==> flow/design.v <==
module pca9564 (
	output [7:0] data_out,
	output [1:0] addr,
	output write_strobe,
	output read_strobe,
	output busy,
	output byte_strobe,
	input [7:0] data_in,
	input [7:0] data_len,
	input write_enable,  
	input interrupt_req,
	input clk );
	parameter STATUS_REG =	2'b00;  
	parameter TIMEOUT_REG =	2'b00;  
	parameter DATA_REG =		2'b01;
	parameter OWN_ADDR_REG= 2'b10;
	parameter CTRL_REG = 	2'b11;
	parameter START_BIT = 8'b00100000;
	parameter STOP_BIT =  8'b00010000;
	parameter INIT_REG =	 8'b11000100;
	reg periph_config_flag = 1'b0;  
	wire device_init_flag;  
	reg [9:0] device_init_counter = 10'b0;
	reg tx_started_n = 1'b1;
	reg ws_n = 1'b1;  
	reg rs_n = 1'b1;  
	reg bs_n = 1'b0;
	reg [7:0] data_n;
	reg [7:0] data_len_n;
	reg [1:0] addr_n;
	reg start_sent = 1'b0;
	reg data_sent = 1'b0;
	assign busy = tx_started_n;
	assign device_init_flag = device_init_counter[2];  
	assign write_strobe = ws_n;
	assign read_strobe = rs_n;
	assign byte_strobe = bs_n;
	assign data_out = data_n;
	assign addr = addr_n;
	always @ (posedge clk) begin
		if (!device_init_flag) begin
			ws_n = 1'b1;
			if (!periph_config_flag) begin
				addr_n = CTRL_REG;
				data_n = INIT_REG;
				ws_n = 1'b0;  
				periph_config_flag = 1'b1;
				end
			else begin
				device_init_counter = (device_init_counter + 1'b1);
				tx_started_n = ~device_init_flag;
				end
			end
		else if (device_init_flag) begin  
			ws_n = 1'b1;
			bs_n = 1'b0;
			if ((!write_enable) && (!tx_started_n)) begin  
				data_len_n = data_len;
				start_sent = 1'b0;
				data_sent = 1'b0;
				tx_started_n = 1'b1;
				end
			else if (tx_started_n) begin
				if(!start_sent) begin
					addr_n = CTRL_REG;
					data_n = (INIT_REG | START_BIT);
					ws_n = 1'b0;
					start_sent = 1'b1;
					end
				else if (!data_sent) begin
					addr_n = DATA_REG;
					if(data_len_n > 0) begin
						data_n = data_in;  
						ws_n = 1'b0;  
						data_len_n = (data_len_n - 1'b1);  
						end
					else begin
						data_sent = 1'b1;
						end
					end
				else if (start_sent && data_sent) begin
					addr_n = CTRL_REG;
					data_n = (INIT_REG | STOP_BIT);
					ws_n = 1'b0;
					tx_started_n = 1'b0;
					end	
				end
			end
		end
endmodule
# Step by step through the tools: pca9564
# What the tools print for pca9564, step after step.
# Line numbers count from 1 in the design file above.
# Cell names lack the library's common part.
design:
  design: "pca9564"
  clk_port: "clk"
  lib: "sky130hd"
  pvt_corner: "tt_025C_1v80"

# Word-level counts
# Yosys after proc, flatten, opt, wreduce and memory -nomap, before mapping. Memory bits, and registers merged into a memory's read port (data or address), are not among the register bits. Print and check cells are not counted. Equal cells are merged and count once.
classes:
  reduce_logical: 12
  bitwise: 1
  compare: 1
  equal: 6
  muxes: 39
  addsub: 2
ops:
  columns: ["operator", "count"]
  rows:
  - ["8-bit 2-to-1 mux", 13]
  - ["1-bit 2-to-1 mux", 18]
  - ["2-bit 2-to-1 mux", 7]
  - ["10-bit by 1-bit adder with 10-bit output (second input constant)", 1]
  - ["5-bit AND reduction", 2]
  - ["2-bit nonzero test", 4]
  - ["8-bit by 1-bit subtractor with 8-bit output (second input constant)", 1]
  - ["8-bit by 1-bit greater-than comparator with 1-bit output (second input constant)", 1]
  - ["2-bit by 1-bit inequality test with 1-bit output (second input constant)", 3]
  - ["4-bit by 2-bit inequality test with 1-bit output (second input constant)", 1]
  - ["4-bit by 3-bit inequality test with 1-bit output (second input constant)", 1]
  - ["4-bit AND reduction", 1]
  - ["3-bit 2-to-1 mux", 1]
  - ["1-bit logical AND", 2]
  - ["1-bit zero test", 2]
  - ["2-bit inequality test (second input constant)", 1]
  - ["2-bit AND reduction", 1]
  - ["1-bit inverter", 1]
word_totals:
  inputBits: 19
  reg_bits: 33
  out_inout_bits: 14
  wordCells: 71

# Longest topological paths
# Yosys ltp: most cells in a row. Word level: on the elaborated netlist, between registers, memories and ports. Mapped: between sequential cells and ports; inverters and the memories' decode and read muxes count.
depth:
  word_depth: 7
  ABC_AREA: 0
  ltp_mapped: 5
  depth_no_buf: 5

# Netlist
# Yosys stat after the flow's synthesis: flattened, memories mapped to cells. It holds for the ABC_AREA given above (unset counts as 0); a run with the other value may have another netlist.
# The area totals of this step are shown rounded.
by_type:
  columns: ["cell_type", "count", "area_total_um2"]
  rows:
  - ["edfxtp_1", 23, 690.662]
  - ["nor2_1", 11, 41.29]
  - ["dfxtp_1", 2, 40.038]
  - ["inv_1", 10, 37.536]
  - ["or3_1", 6, 37.536]
  - ["nand2_1", 7, 26.275]
  - ["a21oi_1", 5, 25.024]
  - ["a31oi_1", 4, 25.024]
  - ["and2_1", 4, 25.024]
  - ["ha_1", 2, 25.024]
  - ["buf_4", 3, 22.522]
  - ["o31ai_1", 3, 22.522]
  - ["o21ai_0", 4, 20.019]
  - ["nand2b_1", 3, 18.768]
  - ["o41a_1", 1, 11.261]
  - ["or4_4", 1, 11.261]
  - ["a221oi_1", 1, 8.758]
  - ["o41ai_1", 1, 8.758]
# Other cell types: 9; their cells: 10.
mapped:
  ffs: 25
  synth_area_mm2: 0.00116
  buf_cells: 4
  stdcells: 101

# Path before layout
# Source: OpenSTA report_checks on the synthesized netlist (no wires, ideal clock, input and output delay 20% of the period each), path of least setup slack; recovery checks are left aside. Register names are those of the netlist, which keeps one name where synthesis merged equal registers.
synth_timing:
  path_kind: "reg-to-reg"
  from: "register tx_started_n"
  to: "register data_len_n[0]"
  setup_ps: 388
  n_path_buf: 0
  arrival_time_ps: 1595
  path_delay_ps: 1983
  driving_pins: 4
  t_first_pin_ps: 0
  period_ps: 2300
  setup_slack_ps: 317
  synth_period_reached_ps: 1983
# "path_delay_ps" = arrival - input delay + setup time.
# "driving_pins" counts driving pins, that of a launching flip-flop among them; a cell with two outputs on the path counts twice.
# "synth_period_reached_ps" = period - worst setup slack (recovery checks aside). The figure is calculated, with input and output delays left at 20% of the set period.
# Between the ends stands the longest chain of elaborated cells between them, by number of cells; it is not shown to be the way that was timed. Of several equally long chains one is given.
# A line is the first line of the expression or statement that the cell stems from. Yosys adds cells for indexed reads and writes and turns some case tables into memories.
# A register here has more assigning lines than the two given.
# Only ways into the end's enable, where the timed path ends, are counted here.
synth_between:
  path_cell_list: "edfxtp_1 > nor2_1 > inv_1 > a221oi_1"
  elab_chain_len: 4
  cone_cells: 7
  lines_between: 1
  classes_between: "1 x eq/ne; 6 x reduce/logical"
synth_lines:
  columns: ["item", "line_no", "text"]
  rows:
  - ["start: declaration", 24, "reg tx_started_n = 1'b1;"]
  - ["start: assignment", 51, "tx_started_n = ~device_init_flag;"]
  - ["start: assignment", 61, "tx_started_n = 1'b1;"]
  - ["1-bit zero test", 57, "if ((!write_enable) && (!tx_started_n)) begin"]
  - ["1-bit logical AND", 57, null]
  - ["2-bit nonzero test", null, null]
  - ["5-bit AND reduction", null, null]
  - ["end: assignment", 58, "data_len_n = data_len;"]
  - ["end: assignment", 75, "data_len_n = (data_len_n - 1'b1);"]
  - ["end: declaration", 29, "reg [7:0] data_len_n;"]

# Worst path after layout
# Path of least setup slack in the final report of job 1 (OpenROAD, finished layout, wires in). Where an end is a register, its clock arrival counts in the times.
# The path's times are printed in steps of 10 ps; the period is the one set.
layout_timing:
  path_kind: "reg-to-reg"
  from: "register data_len_n[4]"
  to: "register data_len_n[1]"
  n_path_buf: 1
  t_first_pin_ps: 310
  arrival_time_ps: 2030
  setup_slack_ps: 790
  setup_ps: 220
  driving_pins: 5
  period_ps: 2730
# Between the ends stands the longest chain of elaborated cells between them, by number of cells; it is not shown to be the way that was timed. Of several equally long chains one is given.
# Only ways into the end's enable, where the timed path ends, are counted here.
layout_between:
  path_cell_list: "edfxtp_1 > or4_4 > o31ai_1 > a221oi_1 > buf_4"
  elab_chain_len: 3
  cone_cells: 3
  lines_between: 1
  classes_between: "1 x compare; 2 x reduce/logical"
layout_lines:
  columns: ["item", "line_no", "text"]
  rows:
  - ["start: declaration", 29, "reg [7:0] data_len_n;"]
  - ["start: assignment", 58, "data_len_n = data_len;"]
  - ["start: assignment", 75, "data_len_n = (data_len_n - 1'b1);"]
  - ["8-bit by 1-bit greater-than comparator with 1-bit output", 72, "if(data_len_n > 0) begin"]
  - ["2-bit nonzero test", null, null]
  - ["5-bit AND reduction", null, null]
  - ["end: assignment", 58, null]
  - ["end: assignment", 75, null]
  - ["end: declaration", 29, null]

# Settings and measured results of 2 stored flow runs for module pca9564 (sky130hd), not sorted in any way. The constraints put input and output delay at 20% of the set period each and load the outputs with 0.01 pF.
# "timing.achieved_period_ps" is the run's clock period less its worst setup slack. It is reckoned from that one timing run; input and output delays stay at 20% of the period that was set.
# "worst_path_ps" is the time allowed to the run's worst setup path (the clock period less input and output delay, where it has them) less its slack. Clock arrival times count: a late capture clock shortens it, a late launch clock lengthens it.
# "design_power_uw": no workload was simulated; the value follows from the tool's default switching activity.
# "worst_path_ps" is known to 10 ps.
# Results are given in rounded form.
runs:
  - name: "job 1"
    settings:
      period_ns: 2.73
      CORE_UTILIZATION: 50
      SETUP_SLACK_MARGIN: 0.02
      PLACE_DENSITY_LB_ADDON: 0.18
      ABC_AREA: 0
      GPL_ROUTABILITY_DRIVEN: 0
      CTS_CLUSTER_SIZE: 74
      CAP_MARGIN: 15
      MIN_ROUTING_LAYER: "met2"
      CORE_MARGIN: 2
      SLEW_MARGIN: 20
    results:
      worst_path_ps: 1940
      timing.worst_path_kind: "reg-to-reg"
      timing.achieved_period_ps: 1942
      design_power_uw: 1510
      finalCellArea_mm2: 0.0015
      finalUtil_frac: 0.678
      holdWs_ps: 509
      die_footprint_mm2: 0.00272
      setupTns_ps: 0
      synthesis_area_mm2: 0.00116
      setup_worst_slack_ps: 788
  - name: "job 2"
    settings:
      period_ns: 1.28
      CORE_UTILIZATION: 60
      CORE_MARGIN: 10
      CELL_PAD_IN_SITES_GLOBAL_PLACEMENT: 1
      GPL_ROUTABILITY_DRIVEN: 0
      CTS_CLUSTER_SIZE: 66
      SLEW_MARGIN: 25
      MAX_ROUTING_LAYER: "met5"
      CAP_MARGIN: 20
    outcome: "stopped before the end: placement reported GPL-0301"
