==> flow/design.v <==
module adc_data (
	output reg [11:0] data_out,
	output read_complete,  
	output RC,  
	input clk,
	input enable,
	input data_in);
	reg [3:0] bit_count;
	reg read_started;
	reg [11:0] data_buf;
	assign read_complete = ~read_started;
	reg rc_n;
	assign RC = rc_n;
	initial begin
		bit_count = 0;
		read_started = 0;
		data_buf = 0;
		rc_n = 1'b0;
		end
	always @ (read_started) begin
		data_out = data_buf;
		end
	always @ (posedge clk) begin
		if ((enable) && (!read_started)) begin
			rc_n <= 1'b1;  
			read_started <= 1'b1;  
			end
		else if (read_started==1'b1) begin
			if (rc_n==1'b1) begin
				rc_n <= 1'b0;
				end
			else if (bit_count < 2) begin
				bit_count <= bit_count + 1;
				end
			else if ((bit_count < 4'd14) && (bit_count > 4'd1)) begin
				data_buf[4'd11 - (bit_count - 4'd2)] <= ~data_in;  
				bit_count <= bit_count +1;
				end
			else begin
				read_started <= 1'b0;
				bit_count <= 4'd0;
				end
			end
		end
endmodule
module adc_sync(
	output [7:0] adc0_data,  
	output [7:0] adc1_data,
	output [7:0] adc2_data,
	output RC,  
	output adc_clk,  
	output read_complete,  
	input clk,
	input adc0_in,
	input adc1_in,
	input adc2_in,
	input enable);  
	wire [11:0] data0;
	wire [11:0] data1;
	wire [11:0] data2;
	assign adc0_data = data0[11:4];
	assign adc1_data = data1[11:4];
	assign adc2_data = data2[11:4];
	wire [2:0] adc_read_complete;
	assign read_complete = (adc_read_complete[0] & adc_read_complete[1] & adc_read_complete[2]);
	wire [2:0] rc_bus;
	assign RC = (rc_bus[0] & rc_bus[1] & rc_bus[2]);
	assign adc_clk = clk;
	adc_data ADC1(data0, adc_read_complete[0], rc_bus[0], clk, enable, adc0_in);
	adc_data ADC2(data1, adc_read_complete[1], rc_bus[1], clk, enable, adc1_in);
	adc_data ADC3(data2, adc_read_complete[2], rc_bus[2], clk, enable, adc2_in);
endmodule
### From RTL to reports: adc_sync

Tool output for the design above, in the order of the flow.
Lines are those of the file above, counted from 1.
Library cell names are shortened.
A cell with - has no value.

* top: adc_sync
* clock input: clk
* cell library: sky130hd
* timing corner: tt_025C_1v80

### Word-level counts

Yosys after proc, flatten, opt, wreduce and memory -nomap, before mapping. Enables and synchronous resets that opt folds into registers are not counted as muxes. Memory bits, and registers merged into a memory's read port (data or address), are not among the register bits. Print and check cells are not counted. Equal cells are merged and count once.

* add/sub/neg operators: 12
* $lt $le $gt $ge: 9
* shifts and indexed selects: 6
* muxes and demuxes: 18
* bitwise gates (word level): 28
* reductions and logical operators: 15

Operators by type and width (count)
* 1-bit by 5-bit variable shift with 12-bit output: 3
* 1-bit by 5-bit variable shift with 12-bit output (first input constant): 3
* 12-bit AND: 3
* 12-bit OR: 3
* 12-bit NOT: 3
* 4-bit 2-to-1 mux: 6
* 1-bit NOT: 15
* 4-bit negator with 5-bit output: 3
* 5-bit AND reduction: 3
* 4-bit by 1-bit adder with 4-bit output (second input constant): 3
* 4-bit by 1-bit greater-than comparator with 1-bit output (second input constant): 3
* 4-bit by 2-bit subtractor with 4-bit output (second input constant): 3
* 4-bit by 2-bit < comparator with 1-bit output (second input constant): 3
* 4-bit subtractor (first input constant): 3
* 4-bit < comparator (second input constant): 3
* 1-bit 2-to-1 mux: 12
* 3-bit AND reduction: 3
* 1-bit logical AND: 6
* 1-bit AND: 4
* 1-bit logical NOT: 3

* flip-flop bits (word level): 54
* input port bits: 5
* word-level cells: 100

### Longest topological paths

Depth = most cells in a row (Yosys ltp): at word level without a register or memory, in the mapped netlist without a sequential cell, where the memories' decode and read muxes count.

* depth in word-level cells: 7
* ABC_AREA: 0
* mapped depth: 7

### Mapped cells and area

The flow's flattened synthesis, as Yosys stat reports it; memories are mapped. The netlist is that of the ABC_AREA named above (0 if unset); the other value can give another one.
Totals and module areas in this step are rounded.

Cells by type (count)
* edfxtp_1: 36
* ha_1: 21
* o21ai_0: 29
* nand2_1: 35
* dfxtp_1: 6
* nor2_1: 27
* xor2_2: 5
* xnor2_1: 9
* xor2_1: 7
* mux2i_1: 5
* o41ai_2: 3
* nor2b_1: 7
* o41ai_1: 5
* inv_1: 11
* a21oi_1: 6
* o31ai_1: 4
* or3_1: 3
* clkbuf_2: 3

Not listed: further types 18, cells in them 24.

* mapped cells: 246
* chip area (Yosys): 0.00255 sq mm
* flip-flops: 42
* buffers: 5

The figures by module come from a second, unflattened synthesis with its own total; it is not the netlist above.

* cell total of the unflattened synthesis: 300
* area (unflattened synthesis): 0.00306 sq mm

Rows give one instance, submodules left out.

Modules
* adc_data: times used 3, cells 99, area 0.00101 sq mm, seq. area 0.00052 sq mm
* adc_sync: times used 1, cells 3, area 0.00002 sq mm, seq. area 0 sq mm

Subject: adc_sync on sky130hd, stored results

Hello all,

Record of 2 stored runs of the RTL-to-layout flow on adc_sync, platform sky130hd. The runs are unordered. Constraints: input delay and output delay 20% of the set period each, output load 0.01 pF.
By "clock period achieved" is meant the clock period of the run minus its worst setup slack. This is arithmetic on one report: input and output delays are still those of the set period (20% each).
Results are given in rounded form.

### Run 1

==> flow/run.sh <==
#!/bin/bash
# the make line also repeats the synthesis and layout settings of config.mk as NAME=value (left out here)
make -C /OpenROAD-flow-scripts/flow DESIGN_CONFIG=/design/flow/config.mk WORK_HOME=/design/flow/orfs CLKGATE_MAP_FILE= finish
==> flow/config.mk <==
export PLATFORM = sky130hd
export DESIGN_NAME = adc_sync
export DESIGN_NICKNAME = adc_sync
export VERILOG_FILES = /design/flow/design.v
export SDC_FILE = /design/flow/constraint.sdc
export NUM_CORES = 4
export LEC_CHECK = 0
export CAP_MARGIN = 40
export CELL_PAD_IN_SITES_GLOBAL_PLACEMENT = 2
export CORE_MARGIN = 3
export CORE_UTILIZATION = 18
export PLACE_DENSITY_LB_ADDON = 0.09
export SETUP_SLACK_MARGIN = 0.02
export SLEW_MARGIN = 25
==> flow/constraint.sdc <==
create_clock -name core_clock -period 1.49 [get_ports {clk}]
set_input_delay 0.2980 -clock core_clock [delete_from_list [all_inputs] [get_ports {clk}]]
set_output_delay 0.2980 -clock core_clock [all_outputs]
set_load 0.01 [all_outputs]

Results of run 1:
- Worst hold slack in the final report: 0.477 ns
- Standard-cell area after layout: 0.00472 sq mm
- Die outline area: 0.0156 sq mm
- Sum of negative setup slack: -14.4 ns
- Final design utilization: 34.8%
- Smallest setup slack: -0.378 ns
- Cell area after synthesis: 0.00255 sq mm
- Clock period achieved: 1.868 ns

### Run 2

==> flow/run.sh <==
#!/bin/bash
# the make line also repeats the synthesis and layout settings of config.mk as NAME=value (left out here)
make -C /OpenROAD-flow-scripts/flow DESIGN_CONFIG=/design/flow/config.mk WORK_HOME=/design/flow/orfs CLKGATE_MAP_FILE= finish
==> flow/config.mk <==
export PLATFORM = sky130hd
export DESIGN_NAME = adc_sync
export DESIGN_NICKNAME = adc_sync
export VERILOG_FILES = /design/flow/design.v
export SDC_FILE = /design/flow/constraint.sdc
export NUM_CORES = 4
export LEC_CHECK = 0
export CAP_MARGIN = 40
export CELL_PAD_IN_SITES_DETAIL_PLACEMENT = 1
export CORE_MARGIN = 2
export CORE_UTILIZATION = 63
export PLACE_DENSITY_LB_ADDON = 0.18
export SLEW_MARGIN = 30
==> flow/constraint.sdc <==
create_clock -name core_clock -period 1.76 [get_ports {clk}]
set_input_delay 0.3520 -clock core_clock [delete_from_list [all_inputs] [get_ports {clk}]]
set_output_delay 0.3520 -clock core_clock [all_outputs]
set_load 0.01 [all_outputs]

Outcome of run 2: did not finish, placement stopped with DPL-0033

Thanks
